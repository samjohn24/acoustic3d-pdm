==> flow/design.v <==
module bbb_array_adapter #(
  parameter NUM_ROWS  = 5,
  parameter NUM_COLS  = 8,
  parameter SEL_WIDTH = $clog2(NUM_COLS)
)(
  input                 clk,
  input                 reset_n,
  input 		lr_sel,
  input                 pulse_lr,
  input                 pdm_clk,
  input [NUM_ROWS-1:0]  pdm_inp, 
  input [2:0]           cnt_step,
  output logic [SEL_WIDTH-1:0]         	    adapter_sel_ff,
  output logic [NUM_COLS-1:0][NUM_ROWS-1:0] adapter_out_ff
);
logic [SEL_WIDTH:0] cnt_ff;
logic [2:0] cnt2_ff;
logic cnt2_zro;
integer i;
logic cnt_rst;
logic cnt_max;
logic pulse_rst_ff;
logic pulse_rst;
logic [NUM_COLS-1:0][NUM_ROWS-1:0] channel_ff;
always_comb
begin
  adapter_out_ff[3] = channel_ff[0];
  adapter_out_ff[2] = channel_ff[1];
  adapter_out_ff[1] = channel_ff[2];
  adapter_out_ff[0] = channel_ff[3];
  adapter_out_ff[7] = channel_ff[4];
  adapter_out_ff[6] = channel_ff[5];
  adapter_out_ff[5] = channel_ff[6];
  adapter_out_ff[4] = channel_ff[7];
end
always_ff @(posedge clk, negedge reset_n)
  if (!reset_n)
    channel_ff  <= 'd0; 
  else
    for (i = 0; i < NUM_COLS; i=i+1)
      if (cnt_ff == i & cnt2_zro)
        channel_ff[i] <= pdm_inp;
always_ff @(posedge clk, negedge reset_n)
  if (!reset_n)
    cnt_ff <= NUM_COLS;
  else if (cnt_rst)
    cnt_ff <= NUM_COLS-1;
  else if (!cnt_max & cnt2_zro)
    cnt_ff <= cnt_ff - 1;
assign cnt_max = cnt_ff >= NUM_COLS;
assign adapter_sel_ff = cnt_ff[2:0];
assign pulse_rst = pulse_lr & (lr_sel ? pdm_clk : !pdm_clk);
always_ff @(posedge clk, negedge reset_n)
  if (!reset_n)
    pulse_rst_ff  <= 1'b0;
  else
    pulse_rst_ff  <= pulse_rst;
assign cnt_rst = pulse_rst & !pulse_rst_ff;
always_ff @(posedge clk, negedge reset_n)
  if (!reset_n)
    cnt2_ff <= 0;
  else if (cnt_max)
    cnt2_ff <= cnt_step;
  else
    if (cnt2_zro)
    	cnt2_ff <= cnt_step;
    else
    	cnt2_ff <= cnt2_ff - 1;
assign cnt2_zro = &(~cnt2_ff);
endmodule
# Reports on bbb_array_adapter

Tool output for the design above, in the order of the flow.
Lines are those of the file above, counted from 1.
Cell names lack the library's common part.
The mark n/a stands for no value.

Top: bbb_array_adapter
Clock: clk
Cell library: sky130hd
Corner: tt_025C_1v80

# Word-level counts

Yosys after proc, flatten, opt, wreduce and memory -nomap, before mapping. Memory bits, and registers merged into a memory's read port (data or address), are not among the register bits. Print and check cells are not counted. Equal cells are merged and count once.

Flip-flop bits (word level): 48
Bits of input ports: 13
Output and inout bits: 43
Word-level cells: 44

$add $sub $neg: 2
Order comparisons: 1
Equal/unequal tests: 7
Multiplexer cells: 5
Bitwise gates (word level): 12
Reduce/logical cells: 6

Operator list:

| kind                                                      | count |
| equality test 4 x 3 -> 1 bit (second input constant)      | 4 |
| AND 1 bit                                                 | 11 |
| equality test 4 x 2 -> 1 bit (second input constant)      | 2 |
| two-way mux 4 bit                                         | 2 |
| two-way mux 3 bit                                         | 2 |
| subtractor 4 x 1 -> 4 bit (second input constant)         | 1 |
| equality test 4 x 1 -> 1 bit (second input constant)      | 1 |
| greater-or-equal comparator 4 bit (second input constant) | 1 |
| zero test 4 bit                                           | 1 |
| zero test 1 bit                                           | 3 |
| subtractor 3 x 1 -> 3 bit (second input constant)         | 1 |
| NOT 3 bit                                                 | 1 |
| AND reduction 3 bit                                       | 1 |
| nonzero test 2 bit                                        | 1 |
| two-way mux 1 bit                                         | 1 |

# Logic depth

Longest topological path by Yosys (ltp), each cell counted once; first at word level (registers and memories cut), then after technology mapping (sequential cells cut; the memories' decode and read muxes count).

Word-level depth: 5
ABC_AREA: 0
Depth in mapped cells: 6
Depth with buffers taken out: 6

# Netlist

Source: synth_stat.txt of the flow (Yosys; design flattened, memories mapped). It holds for the ABC_AREA given above (unset counts as 0); a run with the other value may have another netlist.

Cell count: 136
Cell area after synthesis: 2018.2 um^2
Sequential area: 1202.4 um^2
Mapped flip-flops: 48
Buffers: 4

Cells by type:

| type     | count | area in all (um^2) |
| dfrtp_1  | 47    | 1.18E+03 |
| mux2_2   | 40    | 450.432 |
| ha_1     | 7     | 87.584 |
| nor3b_4  | 2     | 37.536 |
| buf_4    | 4     | 30.029 |
| dfstp_2  | 1     | 26.275 |
| nand2_1  | 7     | 26.275 |
| nand3_2  | 2     | 20.019 |
| nor3_2   | 2     | 20.019 |
| o21ai_0  | 4     | 20.019 |
| inv_1    | 5     | 18.768 |
| xnor2_1  | 2     | 17.517 |
| nand3_1  | 2     | 10.01 |
| nand2b_2 | 1     | 8.758 |
| nor4b_1  | 1     | 8.758 |
| and2b_1  | 1     | 7.507 |
| nand3b_1 | 1     | 7.507 |
| o211ai_1 | 1     | 7.507 |

Other cell types: 6; their cells: 6.

# Timing after synthesis

Path of least setup slack by OpenSTA after synthesis, without wires, with an ideal clock, recovery checks aside; 20% of the period is set as input and as output delay. Where synthesis merged equal registers, the netlist keeps one of their names.

Path type: flip-flop to flip-flop
Start point: register cnt2_ff[0]
End point: register channel_ff
Clock period: 1.8 ns
Setup time: 0.125 ns
Launch time at the first pin: 0.000 ns
Data arrival time: 1.561 ns
Required time: 1.675 ns
Slack: 0.114 ns
Delay of the path: 1.686 ns
Driving pins on the path: 7
Buffers on the path: 0
Period reached after synthesis: 1.686 ns

"delay of the path" is the arrival time less input delay plus setup time.
"driving pins on the path": output pins that drive a net of the path, with the launching flip-flop's if there is one; two outputs of one cell count as two.
"period reached after synthesis" is the clock period less the worst setup slack; recovery checks do not enter. This is arithmetic on one report: input and output delays are still those of the set period (20% each).
An end named without its bit number is one bit of that signal or, where synthesis recoded a state register, one of its new flip-flops.
The rows between start and end are the longest chain of elaborated cells between them; the timing report does not say that the signal goes this way. Where chains are equally long, one stands for them.
Each line given opens the expression or statement behind the cell; cells for indexed reads and writes are added by Yosys, which also makes memories of some case tables.
At most two assigning lines are given for a register; there are more.

Cells stage by stage: dfrtp_1 inv_1 ha_1 ha_1 nand2b_2 nor3b_4 mux2_2
Cells in the longest elaborated chain: 3
Elaborated cells between the ends (all ways): 3
Source lines of those cells: 2
Those cells by class: 2 x logic; 1 x reduce/logical

Ends and longest elaborated chain, post-synthesis:

| item                | line | text |
| start, declared     | 17   | `logic [2:0] cnt2_ff;` |
| start, assigned     | 63   | `cnt2_ff <= cnt_step;` |
| start, assigned     | 66   | `cnt2_ff <= cnt_step;` |
| NOT 3 bit           | 69   | `assign cnt2_zro = &(~cnt2_ff);` |
| AND reduction 3 bit | 69   |  |
| AND 1 bit           | 41   | `if (cnt_ff == i & cnt2_zro)` |
| end, assigned       | 38   | `channel_ff  <= 'd0;` |
| end, assigned       | 42   | `channel_ff[i] <= pdm_inp;` |
| end, declared       | 24   | `logic [NUM_COLS-1:0][NUM_ROWS-1:0] channel_ff;` |

# Path in the finished layout

Path of least setup slack in the final report of run 1 (OpenROAD, finished layout, wires in). Where an end is a register, its clock arrival counts in the times.

Path type: flip-flop to flip-flop
Start point: register cnt2_ff[0]
End point: register channel_ff
Clock period: 1.81 ns
Setup time: 0.11 ns
Launch time at the first pin: 0.29 ns
Data arrival time: 1.96 ns
Required time: 1.99 ns
Slack: 0.03 ns
Driving pins on the path: 7
Buffers on the path: 0

An end named without its bit number is one bit of that signal or, where synthesis recoded a state register, one of its new flip-flops.
The rows between start and end are the longest chain of elaborated cells between them; the timing report does not say that the signal goes this way. Where chains are equally long, one stands for them.
At most two assigning lines are given for a register; there are more.

Cells stage by stage: dfrtp_1 inv_1 ha_1 ha_2 nand2b_2 nor3b_4 mux2_2
Cells in the longest elaborated chain: 3
Elaborated cells between the ends (all ways): 3
Source lines of those cells: 2
Those cells by class: 2 x logic; 1 x reduce/logical

Ends and longest elaborated chain, post-layout:

| item                | line | text |
| start, declared     | 17   | `logic [2:0] cnt2_ff;` |
| start, assigned     | 63   | `cnt2_ff <= cnt_step;` |
| start, assigned     | 66   | `cnt2_ff <= cnt_step;` |
| NOT 3 bit           | 69   | `assign cnt2_zro = &(~cnt2_ff);` |
| AND reduction 3 bit | 69   |  |
| AND 1 bit           | 41   | `if (cnt_ff == i & cnt2_zro)` |
| end, assigned       | 38   | `channel_ff  <= 'd0;` |
| end, assigned       | 42   | `channel_ff[i] <= pdm_inp;` |
| end, declared       | 24   | `logic [NUM_COLS-1:0][NUM_ROWS-1:0] channel_ff;` |

--- measured runs ---
Measured results for bbb_array_adapter: 2 stored runs of the Yosys and OpenROAD flow on sky130hd. The settings differ; the order carries no meaning. The constraints put input and output delay at 20% of the set period each and load the outputs with 0.01 pF.
"period reached" is the run's clock period less its worst setup slack. It is reckoned from that one timing run; input and output delays stay at 20% of the period that was set.
"worst setup path time" = time allowed to the worst setup path (clock period - input delay - output delay, where it has them) - its slack; a late launch clock adds to it, a late capture clock takes from it.
By "overall power" is meant OpenSTA's value without simulated activity: inputs other than the clock are taken to toggle once in ten clock periods, and the tool carries that through the logic.
A setting shown as -- is not set for that run.
A result given as -- is not shown for that run.

| setting or result                      | run 1                  | run 2 |
| period_ns                              | 1.81                   | 1.29  |
| CORE_UTILIZATION                       | 44                     | 50    |
| SETUP_SLACK_MARGIN                     | -0.12                  | 0.0   |
| PLACE_DENSITY_LB_ADDON                 | 0.09                   | --    |
| CORE_MARGIN                            | 2                      | 2     |
| ABC_AREA                               | 0                      | 0     |
| CTS_CLUSTER_SIZE                       | 19                     | --    |
| CTS_CLUSTER_DIAMETER                   | 221                    | --    |
| SLEW_MARGIN                            | 35                     | 20    |
| MIN_ROUTING_LAYER                      | met2                   | --    |
| CAP_MARGIN                             | 20                     | 35    |
| PLACE_DENSITY                          | --                     | 0.73  |
| CORE_ASPECT_RATIO                      | --                     | 1.94  |
| CELL_PAD_IN_SITES_GLOBAL_PLACEMENT     | --                     | 3     |
| CELL_PAD_IN_SITES_DETAIL_PLACEMENT     | --                     | 2     |
| TNS_END_PERCENT                        | --                     | 95    |
| period reached (ns)                    | 1.783                  | --    |
| synthesized cell area (um^2)           | 2018.2                 | --    |
| standard-cell area after layout (um^2) | 2726.4                 | --    |
| final design utilization               | 0.622                  | --    |
| worst setup path time (ns)             | 1.78                   | --    |
| critical path type                     | flip-flop to flip-flop | --    |
| worst slack on setup checks (ns)       | 0.027                  | --    |
| overall power (W)                      | 0.004037               | --    |
| summed negative setup slack (ns)       | 0.000                  | --    |
| die area (um^2)                        | 5144.5                 | --    |

Run 2: no results, placement failed with GPL-0301
--- end ---
